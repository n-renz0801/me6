==> flow/design.v <==
`timescale 1ns / 1ps
module ssd_driver(
    input clk,
    input nrst,
    input [8:0] data_in,
    output reg segA, segB, segC, segD, segE, segF, segG,
    output reg sel
    );
    reg  [20:0] delay_ctr2;                          
    localparam [20:0] delay2 = 21'd1_000_000;        
    always @(posedge clk) begin
        if (!nrst) begin
            delay_ctr2 <= 0;
            sel       <= 0;
        end else begin
            if (delay_ctr2 == delay2 - 1) begin
                delay_ctr2 <= 0;
                sel       <= ~sel; 
            end else begin
                delay_ctr2 <= delay_ctr2 + 1;
            end
        end
    end
    reg [4:0] display;                                                       
    always @(*) begin
        case (display)
            5'h00: {segA, segB, segC, segD, segE, segF, segG} = 7'b1111110;    
            5'h01: {segA, segB, segC, segD, segE, segF, segG} = 7'b0110000;    
            5'h02: {segA, segB, segC, segD, segE, segF, segG} = 7'b1101101;    
            5'h03: {segA, segB, segC, segD, segE, segF, segG} = 7'b1111001;    
            5'h04: {segA, segB, segC, segD, segE, segF, segG} = 7'b0110011;    
            5'h05: {segA, segB, segC, segD, segE, segF, segG} = 7'b1011011;    
            5'h06: {segA, segB, segC, segD, segE, segF, segG} = 7'b1011111;    
            5'h07: {segA, segB, segC, segD, segE, segF, segG} = 7'b1110000;    
            5'h08: {segA, segB, segC, segD, segE, segF, segG} = 7'b1111111;    
            5'h09: {segA, segB, segC, segD, segE, segF, segG} = 7'b1111011;    
            5'h0A: {segA, segB, segC, segD, segE, segF, segG} = 7'b1110111;    
            5'h0B: {segA, segB, segC, segD, segE, segF, segG} = 7'b0011111;    
            5'h0C: {segA, segB, segC, segD, segE, segF, segG} = 7'b1001110;    
            5'h0D: {segA, segB, segC, segD, segE, segF, segG} = 7'b0111101;    
            5'h0E: {segA, segB, segC, segD, segE, segF, segG} = 7'b1001111;    
            5'h0F: {segA, segB, segC, segD, segE, segF, segG} = 7'b1000111;    
            5'h10: {segA, segB, segC, segD, segE, segF, segG} = 7'b0000001;    
            5'h11: {segA, segB, segC, segD, segE, segF, segG} = 7'b0010101;    
            5'h12: {segA, segB, segC, segD, segE, segF, segG} = 7'b0000101;    
            5'h13: {segA, segB, segC, segD, segE, segF, segG} = 7'b0001101;    
            default: 
                  {segA, segB, segC, segD, segE, segF, segG} = 7'b0000001;    
        endcase
    end
    wire signed [8:0] data_s = data_in;
    reg [7:0] abs_val;
    always @(*) begin
        if (data_s == -16) begin
            if (sel)
                display = 5'h11;    
            else
                display = 5'h12;    
        end else if (data_s == -17) begin
            if (sel)
                display = 5'h13;    
            else
                display = 5'h0D;    
        end else if (data_s < 0) begin
            abs_val = -data_s;   
            if (abs_val[7:4] == 4'h0) begin
                if (sel)
                    display = 5'h10;                  
                else
                    display = {1'b0, abs_val[3:0]};   
            end else begin
                display = 5'h10;
            end
        end else begin
            if (sel)
                display = {1'b0, data_in[7:4]};   
            else
                display = {1'b0, data_in[3:0]};   
        end
    end
endmodule
==> Reports on ssd_driver <==
What the tools print for ssd_driver, step after step.
Lines are those of the file above, counted from 1.
Cell names lack the library's common part.
{ "inputs": {"top": "ssd_driver", "clk_port": "clk", "lib": "sky130hd", "lib_corner": "tt_025C_1v80"} }

==> Word level <==
Counts by Yosys on the flattened word-level netlist (proc, flatten, opt, wreduce; memories kept). Register bits leave out memories and registers merged into their read ports (data or address); mux counts leave out enables and synchronous resets folded into registers. Print and check cells are left out. Cells with the same type and inputs are merged into one.
Yosys's memory passes give these memory sizes; they may raise the number of words (mostly to a power of two), join words into wider ones and drop unused or constant bits.
{ "bits": {"regBits": 22, "rom_bits": 224, "memories": 1, "input_bits": 11, "output_inout_bits": 8, "elab_cells": 21} }
{ "memory_table": {"columns": ["memory", "size", "width", "rd", "write_ports", "line", "rtl"], "rows": [
  ["(no name shown)", 32, 7, 1, 0, 26, "case (display)"]
]} }
{ "op_classes": {"add_sub_neg": 2, "n_cmp": 1, "equal": 3, "muxes": 8, "n_logic": 2, "reduce_logical": 2} }
{ "op_table": {"columns": ["operator", "count"], "rows": [
  ["2-to-1 mux 5 bit", 6],
  ["adder 21 x 1 -> 21 bit with constant B", 1],
  ["== test 21 x 20 -> 1 bit with constant B", 1],
  ["less-than comparator 9 x 1 -> 1 bit with constant B", 1],
  ["== test 9 x 5 -> 1 bit with constant B", 1],
  ["== test 9 x 6 -> 1 bit with constant B", 1],
  ["negator 8 bit", 1],
  ["zero test 4 bit", 1],
  ["2-to-1 mux 4 bit", 1],
  ["inverter 1 bit", 2],
  ["OR reduction 2 bit", 1],
  ["2-to-1 mux 2 bit", 1]
]} }

==> Depth <==
Depth = most cells in a row (Yosys ltp): at word level without a register or memory, in the mapped netlist without a sequential cell, where the memories' decode and read muxes count.
{ "depth": {"depth_word": 6, "abc_area": 0, "depth_mapped": 11, "mapped_depth_nobuf": 11} }

==> After synthesis <==
Source: synth_stat.txt of the flow (Yosys; design flattened, memories mapped). It holds for the ABC_AREA given above (unset counts as 0); a run with the other value may have another netlist.
{ "types": {"columns": ["cell_type", "count", "area_total_um2"], "rows": [
  ["dfxtp_1", 22, 440.422],
  ["ha_1", 11, 137.632],
  ["xor2_1", 15, 131.376],
  ["nor2_1", 31, 116.362],
  ["xnor2_1", 6, 52.55],
  ["mux2i_1", 5, 50.048],
  ["inv_1", 13, 48.797],
  ["nand3_1", 9, 45.043],
  ["nor3_1", 7, 35.034],
  ["nand4_1", 5, 31.28],
  ["nand2_1", 8, 30.029],
  ["o41ai_4", 1, 27.526],
  ["a221oi_1", 3, 26.275],
  ["and2_1", 4, 25.024],
  ["and3_1", 4, 25.024],
  ["nor2b_1", 4, 25.024],
  ["o21ai_0", 5, 25.024],
  ["nand4b_4", 1, 23.773]
]} }
Other cell types: 37; their cells: 51.
{ "synth_totals": {"stdcells": 205, "synth_area_um2": 1759.2, "seqArea_um2": 440.4, "ffs": 22, "buf_cells": 6} }

==> Worst setup path after synthesis <==
OpenSTA on the mapped netlist: ideal clock, no wires. The path of least setup slack (recovery checks aside). Input and output delay are each 20% of the period. Register names are those of the netlist, which keeps one name where synthesis merged equal registers.
{ "synth_timing": {"path_type": "in2out", "from": "in data_in[1]", "to": "out segG", "period_ns": 5.15, "input_delay_ns": 1.030, "output_delay_ns": 1.030, "launch_ns": 1.030, "arrival_ns": 3.136, "required_time_ns": 4.120, "slack_ns": 0.984, "path_delay_ns": 2.106, "path_stages": 10, "n_path_buf": 0, "synth_period_reached_ns": 4.166} }
"path_delay_ns" is the arrival time less input delay plus setup time.
At an output port there is no setup time.
"path_stages" counts driving pins, that of a launching flip-flop among them; a cell with two outputs on the path counts twice.
"synth_period_reached_ns" is the clock period less the worst setup slack; recovery checks do not enter. This is arithmetic on one report: input and output delays are still those of the set period (20% each).
Between the ends stands the longest chain of elaborated cells between them, by number of cells; it is not shown to be the way that was timed. Of several equally long chains one is given.
A line is the first line of the expression or statement that the cell stems from. Yosys adds cells for indexed reads and writes and turns some case tables into memories.
A memory read counts as a cell of the chain, while the word-level depth stops at memories.
{ "synth_via": {"cell_sequence": "inv_1 > ha_1 > nor4b_4 > a22oi_1 > o21a_1 > o41ai_4 > inv_2 > ha_1 > mux2_1 > a22oi_1", "elab_chain_cells": 7, "cone_cells": 12, "cone_lines": 8, "cone_classes": "1 x add/sub; 1 x compare; 2 x eq/ne; 6 x mux; 1 x reduce/logical; 1 x memory"} }
{ "synth_rtl": {"columns": ["element", "line", "rtl"], "rows": [
  ["start, declared", 5, "input [8:0] data_in,"],
  ["negator 8 bit", 65, "abs_val = -data_s;"],
  ["zero test 4 bit", 66, "if (abs_val[7:4] == 4'h0) begin"],
  ["2-to-1 mux 5 bit", 66, null],
  ["2-to-1 mux 5 bit", 64, "end else if (data_s < 0) begin"],
  ["2-to-1 mux 5 bit", 59, "end else if (data_s == -17) begin"],
  ["2-to-1 mux 5 bit", 54, "if (data_s == -16) begin"],
  ["memory read (32 x 7 bit)", 26, "case (display)"],
  ["end, declared", 6, "output reg segA, segB, segC, segD, segE, segF, segG,"]
]} }

==> Path in the finished layout <==
Path of least setup slack in the final report of flow run A (OpenROAD, finished layout, wires in). Where an end is a register, its clock arrival counts in the times.
{ "layout_timing": {"path_type": "in2out", "from": "in data_in[0]", "to": "out segG", "period_ns": 5.65, "input_delay_ns": 1.13, "output_delay_ns": 1.13, "launch_ns": 1.13, "arrival_ns": 4.29, "required_time_ns": 4.52, "slack_ns": 0.23, "path_stages": 12, "n_path_buf": 2} }
Between the ends stands the longest chain of elaborated cells between them, by number of cells; it is not shown to be the way that was timed. Of several equally long chains one is given.
A memory read counts as a cell of the chain, while the word-level depth stops at memories.
{ "layout_via": {"cell_sequence": "clkdlybuf4s50_1 > inv_1 > ha_2 > nor4b_4 > a22oi_1 > o21a_1 > o41ai_4 > inv_2 > ha_1 > mux2_1 > a22oi_1 > clkdlybuf4s50_1", "elab_chain_cells": 7, "cone_cells": 12, "cone_lines": 8, "cone_classes": "1 x add/sub; 1 x compare; 2 x eq/ne; 6 x mux; 1 x reduce/logical; 1 x memory"} }
{ "layout_rtl": {"columns": ["element", "line", "rtl"], "rows": [
  ["start, declared", 5, "input [8:0] data_in,"],
  ["negator 8 bit", 65, "abs_val = -data_s;"],
  ["2-to-1 mux 5 bit", 67, "if (sel)"],
  ["2-to-1 mux 5 bit", 66, "if (abs_val[7:4] == 4'h0) begin"],
  ["2-to-1 mux 5 bit", 64, "end else if (data_s < 0) begin"],
  ["2-to-1 mux 5 bit", 59, "end else if (data_s == -17) begin"],
  ["2-to-1 mux 5 bit", 54, "if (data_s == -16) begin"],
  ["memory read (32 x 7 bit)", 26, "case (display)"],
  ["end, declared", 6, "output reg segA, segB, segC, segD, segE, segF, segG,"]
]} }

Add stored flow runs of ssd_driver

Below are 2 stored runs of the flow (Yosys, OpenROAD; platform sky130hd) on ssd_driver, each with its settings and what was measured, unordered. Constraints: input delay and output delay 20% of the set period each, output load 0.01 pF.
"worst_path_ns" = time allowed to the worst setup path (clock period - input delay - output delay, where it has them) - its slack; a late launch clock adds to it, a late capture clock takes from it.
By "fin_power_w" is meant OpenSTA's value without simulated activity: inputs other than the clock are taken to toggle once in ten clock periods, and the tool carries that through the logic.
[
  {
    "run": "flow run A",
    "settings": { "period_ns": 5.65, "CORE_UTILIZATION": 33, "CELL_PAD_IN_SITES_DETAIL_PLACEMENT": 1, "CTS_CLUSTER_SIZE": 80, "CAP_MARGIN": 30, "MIN_ROUTING_LAYER": "met1", "CORE_MARGIN": 2, "SLEW_MARGIN": 20 },
    "results": { "worstSetupSlack_ns": 0.233, "fin_tns_ns": 0.000, "final_cell_area_um2": 2097.0, "synthArea_um2": 1759.2, "fin_power_w": 0.0003949, "worst_path_ns": 3.16, "path_kind": "in2out", "final_die_area_um2": 5930.5 }
  },
  {
    "run": "flow run B",
    "settings": { "period_ns": 5.52, "CAP_MARGIN": 20, "CORE_MARGIN": 2, "CORE_UTILIZATION": 40, "SLEW_MARGIN": 20 },
    "results": { "worstSetupSlack_ns": 0.181, "fin_tns_ns": 0.000, "final_cell_area_um2": 2122.0, "synthArea_um2": 1759.2, "fin_power_w": 0.0003684, "worst_path_ns": 3.13, "path_kind": "in2out", "final_die_area_um2": 4944.2 }
  }
]
